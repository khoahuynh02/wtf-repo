==> flow/design.v <==
`timescale 1ns / 1ps
`default_nettype none
module create_block(
    input wire clk_in,   
    input wire rst_in,   
    input wire add_new,   
    input wire [7:0] block_in_8,   
    output logic [15:0][7:0] result_out,   
    output logic valid_out   
);
    typedef enum {ADD_BLOCK_8, OUTPUT} add_round_key_state;
    add_round_key_state state = ADD_BLOCK_8;
    logic [5:0] index = 0;
    logic [15:0][7:0] internal_block;
    always_ff @(posedge clk_in) begin
        if (rst_in) begin
            index <= 0;
            result_out <= 128'b0;
            state <= ADD_BLOCK_8;
        end else begin
            case (state)
                ADD_BLOCK_8: begin
                    if (index == 16) begin
                        result_out <= internal_block;
                        valid_out <= 1;
                        state <= OUTPUT;
                    end else if (add_new) begin
                        internal_block[index] <= block_in_8;
                        index <= index + 1;
                    end
                end
                OUTPUT: begin
                    index <= 0;
                    valid_out <= 0;
                    state <= ADD_BLOCK_8;
                end
            endcase
        end
    end
endmodule
`default_nettype wire
# Step by step through the tools: create_block
# What the tools print for create_block, step after step.
# Lines are those of the file above, counted from 1.
# Library cell names are shortened.
# The mark - stands for no value.
dict set report design {
  top_module {create_block}
  clock_port {clk_in}
  library {sky130hd}
  lib_corner {tt_025C_1v80}
}

# Word-level counts
# Source: Yosys, flattened and elaborated, memories not mapped. Widths are those after wreduce. Registers that Yosys merges into a memory's read port (data or address) are not register bits. Print and check cells do not count. Equal cells are merged and count once.
dict set report word_totals {
  reg_bits 295
  in_bits 11
  out_inout_bits 129
  elab_cells 33
}
dict set report classes {
  addsub 2
  equal 5
  shift 2
  muxes 7
  n_logic 5
  reduce_logical 7
}
# cell n
set ops {}
lappend ops {{bitwise AND 128 bit} 1}
lappend ops {{OR 128 bit} 1}
lappend ops {{NOT 128 bit} 1}
lappend ops {{variable shift 8 x 33 -> 128 bit} 1}
lappend ops {{variable shift 8 x 33 -> 128 bit (first input constant)} 1}
lappend ops {{parallel mux 32 bit (select 2 bit)} 1}
lappend ops {{negator 9 -> 33 bit} 1}
lappend ops {{== test 32 x 1 -> 1 bit (second input constant)} 1}
lappend ops {{zero test 32 bit} 1}
lappend ops {{2-to-1 mux 32 bit} 1}
lappend ops {{parallel mux 6 bit (select 2 bit)} 1}
lappend ops {{2-to-1 mux 6 bit} 2}
lappend ops {{inequality test 2 bit (second input constant)} 3}
lappend ops {{AND reduction 3 bit} 2}
lappend ops {{adder 6 x 1 -> 6 bit (second input constant)} 1}
lappend ops {{== test 6 x 5 -> 1 bit (second input constant)} 1}
lappend ops {{AND reduction 2 bit} 2}
lappend ops {{AND reduction 4 bit} 1}
lappend ops {{NOT 1 bit} 2}
lappend ops {{nonzero test 2 bit} 1}
lappend ops {{parallel mux 1 bit (select 2 bit)} 1}
lappend ops {{2-to-1 mux 1 bit} 1}

# Longest topological paths
# Yosys ltp: most cells in a row. Word level: on the elaborated netlist, between registers, memories and ports. Mapped: between sequential cells and ports; inverters and the memories' decode and read muxes count.
dict set report depth {
  word_depth 5
  ABC_AREA 0
  depth_mapped 10
  mapped_depth_nobuf 8
}

# After synthesis
# The flow's flattened synthesis, as Yosys stat reports it; memories are mapped. The netlist is that of the ABC_AREA named above (0 if unset); the other value can give another one.
# The area totals of this step are shown rounded.
# cell_type n type_area_um2
set types {}
lappend types {edfxtp_1 129 3.87E+03}
lappend types {dfxtp_1 135 2.7E+03}
lappend types {mux2_2 123 1.39E+03}
lappend types {nand2_1 265 994.704}
lappend types {a21oi_1 130 650.624}
lappend types {clkbuf_1 39 146.39}
lappend types {buf_2 17 85.082}
lappend types {mux2_1 5 56.304}
lappend types {nor2_4 4 45.043}
lappend types {ha_1 3 37.536}
lappend types {nor2_1 10 37.536}
lappend types {nand3_1 7 35.034}
lappend types {xnor2_1 4 35.034}
lappend types {nor2b_1 5 31.28}
lappend types {a2111oi_4 1 27.526}
lappend types {xor2_1 3 26.275}
lappend types {inv_1 6 22.522}
lappend types {mux2i_1 2 20.019}
# Other cell types: 19; their cells: 26.
dict set report synth_totals {
  stdcells 914
  area_um2 10000
  seqArea_um2 6600
  flip_flops 264
  buffers 58
}

# Timing after synthesis
# Source: OpenSTA report_checks on the synthesized netlist (no wires, ideal clock, input and output delay 20% of the period each), path of least setup slack; recovery checks are left aside. Register names are those of the netlist, which keeps one name where synthesis merged equal registers.
dict set report synth_path {
  path_kind {in2reg}
  startpoint {input rst_in}
  endpoint {register internal_block}
  clock_period_ps 8640
  in_delay_ps 1728
  setup_time_ps 617
  launch_ps 1728
  arrival_ps 7493
  required_ps 8023
  setup_slack_ps 530
  path_delay_ps 6382
  driving_pins 3
  n_path_buf 1
  period_less_setup_slack_ps 8110
}
# "path_delay_ps" = arrival - input delay + setup time.
# "driving_pins": output pins that drive a net of the path, with the launching flip-flop's if there is one; two outputs of one cell count as two.
# "period_less_setup_slack_ps" is the clock period less the worst setup slack; recovery checks do not enter. This is arithmetic on one report: input and output delays are still those of the set period (20% each).
# Where an end lacks its bit number, it is one bit of the signal, or one of the new flip-flops if synthesis recoded a state register.
# The rows between start and end are the longest chain of elaborated cells between them; the timing report does not say that the signal goes this way. Where chains are equally long, one stands for them.
# Each line given opens the expression or statement behind the cell; cells for indexed reads and writes are added by Yosys, which also makes memories of some case tables.
dict set report synth_between {
  path_cell_list {or2_2 clkbuf_1 nor2_1}
  elab_chain_len 2
  cone_cells 2
  cone_lines 0
  classes_between {1 x logic; 1 x reduce/logical}
}
# item line
set synth_lines {}
lappend synth_lines {{from (decl)} 5} ;# input wire rst_in,
lappend synth_lines {{NOT 1 bit} -}
lappend synth_lines {{AND reduction 4 bit} -}
lappend synth_lines {{to (assign)} 28} ;# internal_block[index] <= block_in_8;
lappend synth_lines {{to (decl)} 14} ;# logic [15:0][7:0] internal_block;

# Path in the finished layout
# From the final timing report of run 1: the path of least setup slack in the routed layout; clock arrival at registers is part of the times.
# The report prints the path's times to 10 ps; the period is as set.
dict set report layout_path {
  path_kind {in2reg}
  startpoint {input rst_in}
  endpoint {register internal_block}
  clock_period_ps 5040
  in_delay_ps 1010
  setup_time_ps 290
  launch_ps 1010
  arrival_ps 3570
  required_ps 5330
  setup_slack_ps 1760
  driving_pins 8
  n_path_buf 6
}
# Where an end lacks its bit number, it is one bit of the signal, or one of the new flip-flops if synthesis recoded a state register.
# The rows between start and end are the longest chain of elaborated cells between them; the timing report does not say that the signal goes this way. Where chains are equally long, one stands for them.
dict set report layout_between {
  path_cell_list {clkdlybuf4s50_1 or2_2 clkbuf_1 nor2_4 buf_12 buf_12 buf_12 buf_16}
  elab_chain_len 2
  cone_cells 2
  cone_lines 0
  classes_between {1 x logic; 1 x reduce/logical}
}
# item line
set layout_lines {}
lappend layout_lines {{from (decl)} 5} ;# input wire rst_in,
lappend layout_lines {{NOT 1 bit} -}
lappend layout_lines {{AND reduction 4 bit} -}
lappend layout_lines {{to (assign)} 28} ;# internal_block[index] <= block_in_8;
lappend layout_lines {{to (decl)} 14} ;# logic [15:0][7:0] internal_block;

Hand-over note for create_block

Module create_block, platform sky130hd: 2 stored runs of the flow (Yosys, OpenROAD) with differing settings, in no particular order. Input and output delays are each 20% of the period that was set; the output load is 0.01 pF.
"achieved_period_ps" means the clock period less the worst setup slack. The figure is calculated, with input and output delays left at 20% of the set period.
"worst_path_ps" means the part of the period allowed to the worst setup path (the constraints hold back 20% at inputs and 20% at outputs) less its slack; where the path has registers, the arrival times of their clocks count too.
"design_power_uw" is the tool's figure for a default switching activity; nothing was simulated.
"worst_path_ps" is known to 10 ps.
The measured numbers are rounded.

[flow] run 1: files
==> flow/run.sh <==
#!/bin/bash
# the make line also repeats the synthesis and layout settings of config.mk as NAME=value (left out here)
make -C /OpenROAD-flow-scripts/flow DESIGN_CONFIG=/design/flow/config.mk WORK_HOME=/design/flow/orfs CLKGATE_MAP_FILE= finish
==> flow/config.mk <==
export PLATFORM = sky130hd
export DESIGN_NAME = create_block
export DESIGN_NICKNAME = create_block
export VERILOG_FILES = /design/flow/design.v
export SDC_FILE = /design/flow/constraint.sdc
export NUM_CORES = 4
export LEC_CHECK = 0
export CAP_MARGIN = 0
export CORE_ASPECT_RATIO = 0.79
export CORE_MARGIN = 2
export CORE_UTILIZATION = 26
export GPL_TIMING_DRIVEN = 0
export MIN_ROUTING_LAYER = met1
export PLACE_DENSITY_LB_ADDON = 0.02
export SETUP_SLACK_MARGIN = 1.05
export SLEW_MARGIN = 10
==> flow/constraint.sdc <==
create_clock -name core_clock -period 5.04 [get_ports {clk_in}]
set_input_delay 1.0080 -clock core_clock [delete_from_list [all_inputs] [get_ports {clk_in}]]
set_output_delay 1.0080 -clock core_clock [all_outputs]
set_load 0.01 [all_outputs]

[flow] run 1: metrics
[metrics] synth_chip_area_um2 = 10000
[metrics] timing.setup.tns_ps = 0
[metrics] worst_path_ps = 2270
[metrics] worst_setup_path_type = in2reg
[metrics] design_power_uw = 4900
[metrics] finish.utilization_frac = 0.34
[metrics] dieArea_um2 = 42000
[metrics] cell_area_final_um2 = 14000
[metrics] worst_hold_slack_ps = 450
[metrics] final_setup_ws_ps = 1800
[metrics] achieved_period_ps = 3278

[flow] run 2: files
==> flow/run.sh <==
#!/bin/bash
# the make line also repeats the synthesis and layout settings of config.mk as NAME=value (left out here)
make -C /OpenROAD-flow-scripts/flow DESIGN_CONFIG=/design/flow/config.mk WORK_HOME=/design/flow/orfs CLKGATE_MAP_FILE= finish
==> flow/config.mk <==
export PLATFORM = sky130hd
export DESIGN_NAME = create_block
export DESIGN_NICKNAME = create_block
export VERILOG_FILES = /design/flow/design.v
export SDC_FILE = /design/flow/constraint.sdc
export NUM_CORES = 4
export LEC_CHECK = 0
export CAP_MARGIN = 40
export CORE_ASPECT_RATIO = 0.55
export CORE_MARGIN = 2
export CORE_UTILIZATION = 42
export GPL_ROUTABILITY_DRIVEN = 0
export PLACE_DENSITY_LB_ADDON = 0.12
export SLEW_MARGIN = 20
==> flow/constraint.sdc <==
create_clock -name core_clock -period 5.12 [get_ports {clk_in}]
set_input_delay 1.0240 -clock core_clock [delete_from_list [all_inputs] [get_ports {clk_in}]]
set_output_delay 1.0240 -clock core_clock [all_outputs]
set_load 0.01 [all_outputs]

[flow] run 2: metrics
[metrics] worst_hold_slack_ps = 450
[metrics] cell_area_final_um2 = 13000
[metrics] synth_chip_area_um2 = 10000
[metrics] achieved_period_ps = 3130
[metrics] design_power_uw = 4300
[metrics] timing.setup.tns_ps = 0
[metrics] worst_path_ps = 3130
[metrics] worst_setup_path_type = reg2reg
[metrics] finish.utilization_frac = 0.54
[metrics] dieArea_um2 = 26000
[metrics] final_setup_ws_ps = 2000

End of note.
